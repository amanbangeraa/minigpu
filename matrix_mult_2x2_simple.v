==> flow/design.v <==
module matrix_mult_2x2_simple(
    input clk,
    input rst,
    input start,
    input [15:0] a00, a01, a10, a11,
    input [15:0] b00, b01, b10, b11,
    output reg [31:0] c00, c01, c10, c11,
    output reg done,
    output reg busy
);
    reg [2:0] state;
    wire [31:0] c00_calc, c01_calc, c10_calc, c11_calc;
    assign c00_calc = (a00 * b00) + (a01 * b10);  
    assign c01_calc = (a00 * b01) + (a01 * b11);  
    assign c10_calc = (a10 * b00) + (a11 * b10);  
    assign c11_calc = (a10 * b01) + (a11 * b11);  
    always @(posedge clk or posedge rst) begin
        if (rst) begin
            state <= 3'd0;
            done <= 1'b0;
            busy <= 1'b0;
            c00 <= 32'b0;
            c01 <= 32'b0;
            c10 <= 32'b0;
            c11 <= 32'b0;
        end else begin
            case (state)
                3'd0: begin  
                    if (start) begin
                        busy <= 1'b1;
                        done <= 1'b0;
                        state <= 3'd1;
                    end
                end
                3'd1: begin  
                    state <= 3'd2;
                end
                3'd2: begin  
                    c00 <= c00_calc;
                    c01 <= c01_calc;
                    c10 <= c10_calc;
                    c11 <= c11_calc;
                    state <= 3'd3;
                end
                3'd3: begin  
                    done <= 1'b1;
                    busy <= 1'b0;
                    if (!start) begin
                        state <= 3'd0;
                    end
                end
                default: begin
                    state <= 3'd0;
                end
            endcase
        end
    end
endmodule
Reports on matrix_mult_2x2_simple
The steps from the RTL of matrix_mult_2x2_simple to its reports follow in flow order.
Line numbers count from 1 in the design file above.
Operators: Yosys type, input widths -> output width; for muxes data width and select width s.
Cell names lack the library's common part.
{"block": "inputs", "design": "matrix_mult_2x2_simple", "clock_port": "clk", "cell_library": "sky130hd", "pvt_corner": "tt_025C_1v80"}

Word level
Source: Yosys, flattened and elaborated, memories not mapped. Widths are those after wreduce. Registers that Yosys merges into a memory's read port (data or address) are not register bits. Print and check cells do not count. Equal cells are merged and count once.
{"block": "bits", "regBits": 133, "latch_bits": 0, "ram_bits": 0, "mem_bits_ro": 0, "clocked_rd_ports_x_width": 0, "memories": 0, "wordCells": 35}
{"block": "classes", "add_sub_neg": 4, "multipliers": 8, "div_mod_pow": 0, "n_cmp": 0, "equal": 5, "shifts": 0, "mux": 7, "logic": 0, "reduce_logical": 4}
{"block": "op_table", "op": "$mul 16x16->32", "count": 8}
{"block": "op_table", "op": "$add 32x32->32", "count": 4}
{"block": "op_table", "op": "$pmux 3 s4", "count": 1}
{"block": "op_table", "op": "$eq 3x2->1 const B", "count": 2}
{"block": "op_table", "op": "$mux 3", "count": 2}
{"block": "op_table", "op": "$ne 2x2->1 const B", "count": 2}
{"block": "op_table", "op": "$reduce_and 2->1", "count": 2}
{"block": "op_table", "op": "$pmux 1 s2", "count": 2}
{"block": "op_table", "op": "$eq 3x1->1 const B", "count": 1}
{"block": "op_table", "op": "$logic_not 3->1", "count": 1}
{"block": "op_table", "op": "$reduce_bool 2->1", "count": 1}
{"block": "op_table", "op": "$mux 1", "count": 2}

Longest topological paths
Yosys ltp: most cells in a row. Word level: on the elaborated netlist, between registers, memories and ports. Mapped: between sequential cells and ports; inverters and the memories' decode and read muxes count.
{"block": "logic_depth", "ltp_word": 3, "ABC_AREA": 0, "mapped_depth": 28, "ltp_nobuf": 26}

Synthesis result
The flow's flattened synthesis, as Yosys stat reports it; memories are mapped. The netlist is that of the ABC_AREA named above (0 if unset); the other value can give another one.
{"block": "synth_totals", "mapped_cells": 7980, "synth_area_mm2": 0.0741111, "ffs": 134, "n_buf": 419}
{"block": "types", "cell_type": "fa_1", "count": 1784}
{"block": "types", "cell_type": "ha_1", "count": 768}
{"block": "types", "cell_type": "and2_1", "count": 1236}
{"block": "types", "cell_type": "inv_1", "count": 2034}
{"block": "types", "cell_type": "dfrtp_1", "count": 133}
{"block": "types", "cell_type": "nand2_1", "count": 882}
{"block": "types", "cell_type": "clkbuf_1", "count": 414}
{"block": "types", "cell_type": "mux2_2", "count": 86}
{"block": "types", "cell_type": "xnor2_1", "count": 87}
{"block": "types", "cell_type": "a21oi_1", "count": 102}
{"block": "types", "cell_type": "a21o_1", "count": 57}
{"block": "types", "cell_type": "xor2_1", "count": 29}
{"block": "types", "cell_type": "o21ai_0", "count": 50}
{"block": "types", "cell_type": "nor2_1", "count": 62}
{"block": "types", "cell_type": "nand3_1", "count": 29}
{"block": "types", "cell_type": "o21a_1", "count": 16}
{"block": "types", "cell_type": "nand4_1", "count": 17}
{"block": "types", "cell_type": "nor3_1", "count": 18}
Other cell types: 47; their cells: 176.

Timing after synthesis
Source: OpenSTA report_checks on the synthesized netlist (no wires, ideal clock, input and output delay 20% of the period each), path of least setup slack; recovery checks are left aside. Register names are those of the netlist, which keeps one name where synthesis merged equal registers.
{"block": "synth_timing", "path_kind": "input port to flip-flop", "start": "input port b01[2]", "end": "register c01[28]", "tclk_ns": 12.1, "setup_ns": 0.125, "arrival_ns": 8.815, "setup_slack_ns": 3.160, "path_delay_ns": 6.520, "path_stages": 22, "path_buffers": 1, "synth_period_reached_ns": 8.94}
"path_delay_ns" is the arrival time less input delay plus setup time.
"path_stages": output pins that drive a net of the path, with the launching flip-flop's if there is one; two outputs of one cell count as two.
"synth_period_reached_ns" = period - worst setup slack (recovery checks aside). The figure is calculated, with input and output delays left at 20% of the set period.
Between the ends stands the longest chain of elaborated cells between them, by number of cells; it is not shown to be the way that was timed. Of several equally long chains one is given.
Each line given opens the expression or statement behind the cell; cells for indexed reads and writes are added by Yosys, which also makes memories of some case tables.
{"block": "synth_between", "cell_sequence": "clkbuf_1 -> and2_1 -> fa_1 -> inv_1 -> fa_1 -> fa_1 -> fa_1 -> inv_1 -> fa_1 -> fa_1 -> fa_1 -> fa_1 -> ha_1 -> a21oi_1 -> nand2_1 -> o41ai_2 -> o21ai_1 -> a31o_2 -> o2111ai_1 -> o211ai_1 -> xor2_1 -> mux2_2", "elab_chain_cells": 2, "cone_cells": 2, "cone_lines": 1}
{"block": "synth_lines", "item": "start: declaration", "line": 6, "text": "input [15:0] b00, b01, b10, b11,"}
{"block": "synth_lines", "item": "$mul 16x16->32", "line": 14, "text": "assign c01_calc = (a00 * b01) + (a01 * b11);"}
{"block": "synth_lines", "item": "$add 32x32->32", "line": 14}
{"block": "synth_lines", "item": "end: assignment", "line": 23, "text": "c01 <= 32'b0;"}
{"block": "synth_lines", "item": "end: assignment", "line": 40, "text": "c01 <= c01_calc;"}
{"block": "synth_lines", "item": "end: declaration", "line": 7, "text": "output reg [31:0] c00, c01, c10, c11,"}

Worst path after layout
Path of least setup slack in the final report of run 1 (OpenROAD, finished layout, wires in). Where an end is a register, its clock arrival counts in the times.
{"block": "layout_timing", "path_kind": "input port to flip-flop", "start": "input port a00[0]", "end": "register c01[31]", "tclk_ns": 15.7, "setup_ns": 0.14, "arrival_ns": 10.91, "setup_slack_ns": 5.20, "path_stages": 22, "path_buffers": 2}
Between the ends stands the longest chain of elaborated cells between them, by number of cells; it is not shown to be the way that was timed. Of several equally long chains one is given.
{"block": "layout_between", "cell_sequence": "clkdlybuf4s50_1 -> buf_4 -> nand2_1 -> fa_1 -> fa_1 -> fa_1 -> fa_1 -> inv_1 -> fa_1 -> fa_1 -> fa_1 -> fa_1 -> ha_1 -> and2_1 -> a311oi_1 -> nor2b_1 -> a31oi_1 -> o21ai_0 -> o221ai_1 -> a21oi_1 -> xnor2_1 -> a21oi_1", "elab_chain_cells": 2, "cone_cells": 2, "cone_lines": 1}
{"block": "layout_lines", "item": "start: declaration", "line": 5, "text": "input [15:0] a00, a01, a10, a11,"}
{"block": "layout_lines", "item": "$mul 16x16->32", "line": 14, "text": "assign c01_calc = (a00 * b01) + (a01 * b11);"}
{"block": "layout_lines", "item": "$add 32x32->32", "line": 14}
{"block": "layout_lines", "item": "end: assignment", "line": 23, "text": "c01 <= 32'b0;"}
{"block": "layout_lines", "item": "end: assignment", "line": 40, "text": "c01 <= c01_calc;"}
{"block": "layout_lines", "item": "end: declaration", "line": 7, "text": "output reg [31:0] c00, c01, c10, c11,"}

Top module matrix_mult_2x2_simple; platform sky130hd; tools Yosys and OpenROAD; 2 stored runs in no particular order. Input and output delays are each 20% of the period that was set; the output load is 0.01 pF.
"achievedPeriod_ns" is the run's clock period less its worst setup slack. It is reckoned from that one timing run; input and output delays stay at 20% of the period that was set.
"worst_path_ns" means the part of the period allowed to the worst setup path (the constraints hold back 20% at inputs and 20% at outputs) less its slack; where the path has registers, the arrival times of their clocks count too.

Run 1
==> flow/run.sh <==
#!/bin/bash
# the make line also repeats the synthesis and layout settings of config.mk as NAME=value (left out here)
make -C /OpenROAD-flow-scripts/flow DESIGN_CONFIG=/design/flow/config.mk WORK_HOME=/design/flow/orfs CLKGATE_MAP_FILE= finish
==> flow/config.mk <==
export PLATFORM = sky130hd
export DESIGN_NAME = matrix_mult_2x2_simple
export DESIGN_NICKNAME = matrix_mult_2x2_simple
export VERILOG_FILES = /design/flow/design.v
export SDC_FILE = /design/flow/constraint.sdc
export NUM_CORES = 4
export LEC_CHECK = 0
export ABC_AREA = 0
export CAP_MARGIN = 20
export CORE_MARGIN = 8
export CORE_UTILIZATION = 41
export CTS_CLUSTER_DIAMETER = 282
export CTS_CLUSTER_SIZE = 72
export PLACE_DENSITY_LB_ADDON = 0.02
export SETUP_SLACK_MARGIN = 4.14
export SLEW_MARGIN = 20
export TNS_END_PERCENT = 85
==> flow/constraint.sdc <==
create_clock -name core_clock -period 15.7 [get_ports {clk}]
set_input_delay 3.1400 -clock core_clock [delete_from_list [all_inputs] [get_ports {clk}]]
set_output_delay 3.1400 -clock core_clock [all_outputs]
set_load 0.01 [all_outputs]

==> results of run 1, as JSON <==
{
  "final_setup_ws_ns": 5.204,
  "final_cell_area_mm2": 0.0797177,
  "die_footprint_mm2": 0.194618,
  "achievedPeriod_ns": 10.496,
  "hold_ws_ns": 0.349,
  "fin_util_pct": 44.2,
  "worst_path_ns": 7.36,
  "timing.worst_path_kind": "input port to flip-flop",
  "synth_chip_area_mm2": 0.0741111
}

Run 2
==> flow/run.sh <==
#!/bin/bash
# the make line also repeats the synthesis and layout settings of config.mk as NAME=value (left out here)
make -C /OpenROAD-flow-scripts/flow DESIGN_CONFIG=/design/flow/config.mk WORK_HOME=/design/flow/orfs CLKGATE_MAP_FILE= finish
==> flow/config.mk <==
export PLATFORM = sky130hd
export DESIGN_NAME = matrix_mult_2x2_simple
export DESIGN_NICKNAME = matrix_mult_2x2_simple
export VERILOG_FILES = /design/flow/design.v
export SDC_FILE = /design/flow/constraint.sdc
export NUM_CORES = 4
export LEC_CHECK = 0
export CAP_MARGIN = 20
export CELL_PAD_IN_SITES_DETAIL_PLACEMENT = 1
export CORE_MARGIN = 2
export CORE_UTILIZATION = 67
export CTS_CLUSTER_SIZE = 85
export GPL_ROUTABILITY_DRIVEN = 0
export PLACE_DENSITY_LB_ADDON = 0.29
export SETUP_SLACK_MARGIN = 1.98
export SLEW_MARGIN = 20
==> flow/constraint.sdc <==
create_clock -name core_clock -period 11.5 [get_ports {clk}]
set_input_delay 2.3000 -clock core_clock [delete_from_list [all_inputs] [get_ports {clk}]]
set_output_delay 2.3000 -clock core_clock [all_outputs]
set_load 0.01 [all_outputs]

==> results of run 2, as JSON <==
{
  "outcome": "did not finish, placement stopped with DPL-0033"
}
