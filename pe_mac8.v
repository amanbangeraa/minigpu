==> flow/design.v <==
module pe_mac8(
    input clk,
    input clear,
    input valid,
    input signed [7:0] a,
    input signed [7:0] b,
    output reg signed [15:0] c
);
    always @(posedge clk) begin
        if (clear)
            c <= 16'd0;
        else if (valid)
            c <= c + (a * b);
    end
endmodule
* From RTL to reports: pe_mac8
What the tools print for pe_mac8, step after step.
Line numbers count from 1 in the design file above.
Operators carry their Yosys type and port widths (W data, S select, Z words).
A cell with -- has no value.
- Top module :: pe_mac8
- Clock input :: clk
- Standard-cell library :: sky130hd
- Library corner :: tt_025C_1v80

* Word-level counts
Counts by Yosys on the flattened word-level netlist (proc, flatten, opt, wreduce; memories kept). Register bits leave out memories and registers merged into their read ports (data or address); mux counts leave out enables and synchronous resets folded into registers. Print and check cells are left out. Cells with the same type and inputs are merged into one.
- Bits of input ports :: 19
- Output and inout bits :: 16
- Register bits after elaboration :: 16
- Elaborated cells :: 3
- Multipliers :: 1
- Add/subtract/negate cells :: 1
** Operators with widths (number)
- $mul A8 B8 Y16 :: 1
- $add A16 B16 Y16 :: 1

* Depth
Yosys ltp: most cells in a row. Word level: on the elaborated netlist, between registers, memories and ports. Mapped: between sequential cells and ports; inverters and the memories' decode and read muxes count.
- Depth after elaboration :: 2
- ABC_AREA :: 1
- Gate-level depth with buffers :: 23
- Gate-level depth less buffers :: 22

* Synthesis result
Yosys stat after the flow's synthesis: flattened, memories mapped to cells. It holds for the ABC_AREA given above (unset counts as 0); a run with the other value may have another netlist.
Totals and module areas in this step are rounded.
- Flip-flop cells :: 16
- Mapped cells :: 473
- Synthesis area :: 3717 µm²
- Sequential area :: 320.3 µm²
** Cell types
- sky130_fd_sc_hd__fa_1 :: number 71, area in all 1.42E+03 µm²
- sky130_fd_sc_hd__inv_1 :: number 125, area in all 469.2 µm²
- sky130_fd_sc_hd__ha_1 :: number 37, area in all 462.944 µm²
- sky130_fd_sc_hd__nand2_1 :: number 97, area in all 364.099 µm²
- sky130_fd_sc_hd__dfxtp_1 :: number 16, area in all 320.307 µm²
- sky130_fd_sc_hd__nor2_1 :: number 29, area in all 108.854 µm²
- sky130_fd_sc_hd__nand3_1 :: number 16, area in all 80.077 µm²
- sky130_fd_sc_hd__clkbuf_1 :: number 15, area in all 56.304 µm²
- sky130_fd_sc_hd__o21ai_0 :: number 11, area in all 55.053 µm²
- sky130_fd_sc_hd__a21oi_1 :: number 10, area in all 50.048 µm²
- sky130_fd_sc_hd__xor2_1 :: number 5, area in all 43.792 µm²
- sky130_fd_sc_hd__o21ai_1 :: number 7, area in all 35.034 µm²
- sky130_fd_sc_hd__xnor2_1 :: number 4, area in all 35.034 µm²
- sky130_fd_sc_hd__a21oi_2 :: number 3, area in all 26.275 µm²
- sky130_fd_sc_hd__o211ai_1 :: number 3, area in all 22.522 µm²
- sky130_fd_sc_hd__o21bai_1 :: number 2, area in all 15.014 µm²
- sky130_fd_sc_hd__clkbuf_8 :: number 1, area in all 13.763 µm²
- sky130_fd_sc_hd__a31oi_1 :: number 2, area in all 12.512 µm²
Not listed: further types 15, cells in them 19.

* Timing after synthesis
Source: OpenSTA report_checks on the synthesized netlist (no wires, ideal clock, input and output delay 20% of the period each), path of least setup slack; recovery checks are left aside. Register names are those of the netlist, which keeps one name where synthesis merged equal registers.
- Path kind :: in2reg
- From :: input port a[7]
- To :: register c[15]
- Stages :: 20
- Delay of the path :: 4.107 ns
- Time at the first pin :: 1.298 ns
- Data arrival time :: 5.288 ns
- Buffers on the path :: 1
- Setup slack :: 1.084 ns
- Clock period :: 6.49 ns
- Required time :: 6.373 ns
- Period reached after synthesis :: 5.406 ns
"delay of the path" is the arrival time less input delay plus setup time.
"stages" counts driving pins, that of a launching flip-flop among them; a cell with two outputs on the path counts twice.
"period reached after synthesis" = period - worst setup slack (recovery checks aside). The figure is calculated, with input and output delays left at 20% of the set period.
Between the ends stands the longest chain of elaborated cells between them, by number of cells; it is not shown to be the way that was timed. Of several equally long chains one is given.
A line is the first line of the expression or statement that the cell stems from. Yosys adds cells for indexed reads and writes and turns some case tables into memories.
- Cell sequence :: sky130_fd_sc_hd__clkbuf_1 sky130_fd_sc_hd__nand2_1 sky130_fd_sc_hd__inv_1 sky130_fd_sc_hd__fa_1 sky130_fd_sc_hd__fa_1 sky130_fd_sc_hd__fa_1 sky130_fd_sc_hd__inv_1 sky130_fd_sc_hd__fa_1 sky130_fd_sc_hd__inv_1 sky130_fd_sc_hd__ha_1 sky130_fd_sc_hd__ha_1 sky130_fd_sc_hd__nand2_2 sky130_fd_sc_hd__nor2_2 sky130_fd_sc_hd__inv_1 sky130_fd_sc_hd__nor3_2 sky130_fd_sc_hd__nor2_2 sky130_fd_sc_hd__nand3_1 sky130_fd_sc_hd__nand2_1 sky130_fd_sc_hd__nor2_1 sky130_fd_sc_hd__nor2_1
- Length of the longest elaborated chain :: 2
- Elaborated cells on any way between the ends :: 2
- Source lines of those cells :: 1
** Ends and longest elaborated chain, post-synthesis
- start, declared :: line 5 : input signed [7:0] a,
- $mul A8 B8 Y16 :: line 13 : c <= c + (a * b);
- $add A16 B16 Y16 :: line 13
- end, assigned :: line 11 : c <= 16'd0;
- end, assigned :: line 13
- end, declared :: line 7 : output reg signed [15:0] c

* Worst path after layout
From the final timing report of job 1: the path of least setup slack in the routed layout; clock arrival at registers is part of the times.
- Path kind :: in2reg
- From :: input port b[7]
- To :: register c[15]
- Clock period :: 3.57 ns
- Required time :: 3.72 ns
- Buffers on the path :: 1
- Stages :: 17
- Setup slack :: -1.02 ns
- Data arrival time :: 4.74 ns
- Time at the first pin :: 0.71 ns
Between the ends stands the longest chain of elaborated cells between them, by number of cells; it is not shown to be the way that was timed. Of several equally long chains one is given.
- Cell sequence :: sky130_fd_sc_hd__buf_8 sky130_fd_sc_hd__clkinv_4 sky130_fd_sc_hd__or2_4 sky130_fd_sc_hd__fa_1 sky130_fd_sc_hd__fa_1 sky130_fd_sc_hd__inv_2 sky130_fd_sc_hd__fa_1 sky130_fd_sc_hd__fa_1 sky130_fd_sc_hd__fa_1 sky130_fd_sc_hd__ha_4 sky130_fd_sc_hd__nand4_1 sky130_fd_sc_hd__nor3_2 sky130_fd_sc_hd__nor2_2 sky130_fd_sc_hd__nand3_1 sky130_fd_sc_hd__nand2_1 sky130_fd_sc_hd__nor2_1 sky130_fd_sc_hd__nor2_1
- Length of the longest elaborated chain :: 2
- Elaborated cells on any way between the ends :: 2
- Source lines of those cells :: 1
** Ends and longest elaborated chain, after layout
- start, declared :: line 6 : input signed [7:0] b,
- $mul A8 B8 Y16 :: line 13 : c <= c + (a * b);
- $add A16 B16 Y16 :: line 13
- end, assigned :: line 11 : c <= 16'd0;
- end, assigned :: line 13
- end, declared :: line 7 : output reg signed [15:0] c

==> runs of pe_mac8 <==
Flow measurements of pe_mac8 on sky130hd: 2 stored runs with different settings, listed in no order. Input and output delays are each 20% of the period that was set; the output load is 0.01 pF.
"reached clock period" means the clock period less the worst setup slack. The figure is calculated, with input and output delays left at 20% of the set period.
"allowed time less slack (worst setup path)" is the time allowed to the run's worst setup path (the clock period less input and output delay, where it has them) less its slack. Clock arrival times count: a late capture clock shortens it, a late launch clock lengthens it.
Results are given in rounded form.

* Job 1
** Files
==> flow/run.sh <==
#!/bin/bash
# the make line also repeats the synthesis and layout settings of config.mk as NAME=value (left out here)
make -C /OpenROAD-flow-scripts/flow DESIGN_CONFIG=/design/flow/config.mk WORK_HOME=/design/flow/orfs CLKGATE_MAP_FILE= finish
==> flow/config.mk <==
export PLATFORM = sky130hd
export DESIGN_NAME = pe_mac8
export DESIGN_NICKNAME = pe_mac8
export VERILOG_FILES = /design/flow/design.v
export SDC_FILE = /design/flow/constraint.sdc
export NUM_CORES = 4
export LEC_CHECK = 0
export ABC_AREA = 1
export CAP_MARGIN = 20
export CELL_PAD_IN_SITES_GLOBAL_PLACEMENT = 1
export CORE_MARGIN = 2
export CORE_UTILIZATION = 31
export CTS_CLUSTER_SIZE = 35
export GPL_ROUTABILITY_DRIVEN = 1
export MAX_ROUTING_LAYER = met4
export MIN_ROUTING_LAYER = met2
export PLACE_DENSITY_LB_ADDON = 0.15
export SLEW_MARGIN = 15
export TNS_END_PERCENT = 5
==> flow/constraint.sdc <==
create_clock -name core_clock -period 3.57 [get_ports {clk}]
set_input_delay 0.7140 -clock core_clock [delete_from_list [all_inputs] [get_ports {clk}]]
set_output_delay 0.7140 -clock core_clock [all_outputs]
set_load 0.01 [all_outputs]
** Results
- Standard-cell area after routing :: 5,125 µm²
- Reached clock period :: 4.591 ns
- Final worst hold slack :: 0.533 ns
- Final utilization :: 0.443
- Setup TNS :: -9.135 ns
- Full die area :: 12,880 µm²
- Chip area in the Yosys report :: 3,717 µm²
- Setup slack of the worst path :: -1.021 ns
- Allowed time less slack (worst setup path) :: 3.88 ns
- Type of the worst setup path :: in2reg

* Job 2
** Files
==> flow/run.sh <==
#!/bin/bash
# the make line also repeats the synthesis and layout settings of config.mk as NAME=value (left out here)
make -C /OpenROAD-flow-scripts/flow DESIGN_CONFIG=/design/flow/config.mk WORK_HOME=/design/flow/orfs CLKGATE_MAP_FILE= finish
==> flow/config.mk <==
export PLATFORM = sky130hd
export DESIGN_NAME = pe_mac8
export DESIGN_NICKNAME = pe_mac8
export VERILOG_FILES = /design/flow/design.v
export SDC_FILE = /design/flow/constraint.sdc
export NUM_CORES = 4
export LEC_CHECK = 0
export CAP_MARGIN = 20
export CORE_MARGIN = 2
export CORE_UTILIZATION = 40
export SLEW_MARGIN = 20
==> flow/constraint.sdc <==
create_clock -name core_clock -period 4.13 [get_ports {clk}]
set_input_delay 0.8260 -clock core_clock [delete_from_list [all_inputs] [get_ports {clk}]]
set_output_delay 0.8260 -clock core_clock [all_outputs]
set_load 0.01 [all_outputs]
** Results
- Standard-cell area after routing :: 5,056 µm²
- Reached clock period :: 4.792 ns
- Final worst hold slack :: 0.542 ns
- Final utilization :: 0.609
- Setup TNS :: -4.409 ns
- Full die area :: 9,369 µm²
- Chip area in the Yosys report :: 3,445 µm²
- Setup slack of the worst path :: -0.662 ns
- Allowed time less slack (worst setup path) :: 3.97 ns
- Type of the worst setup path :: in2reg
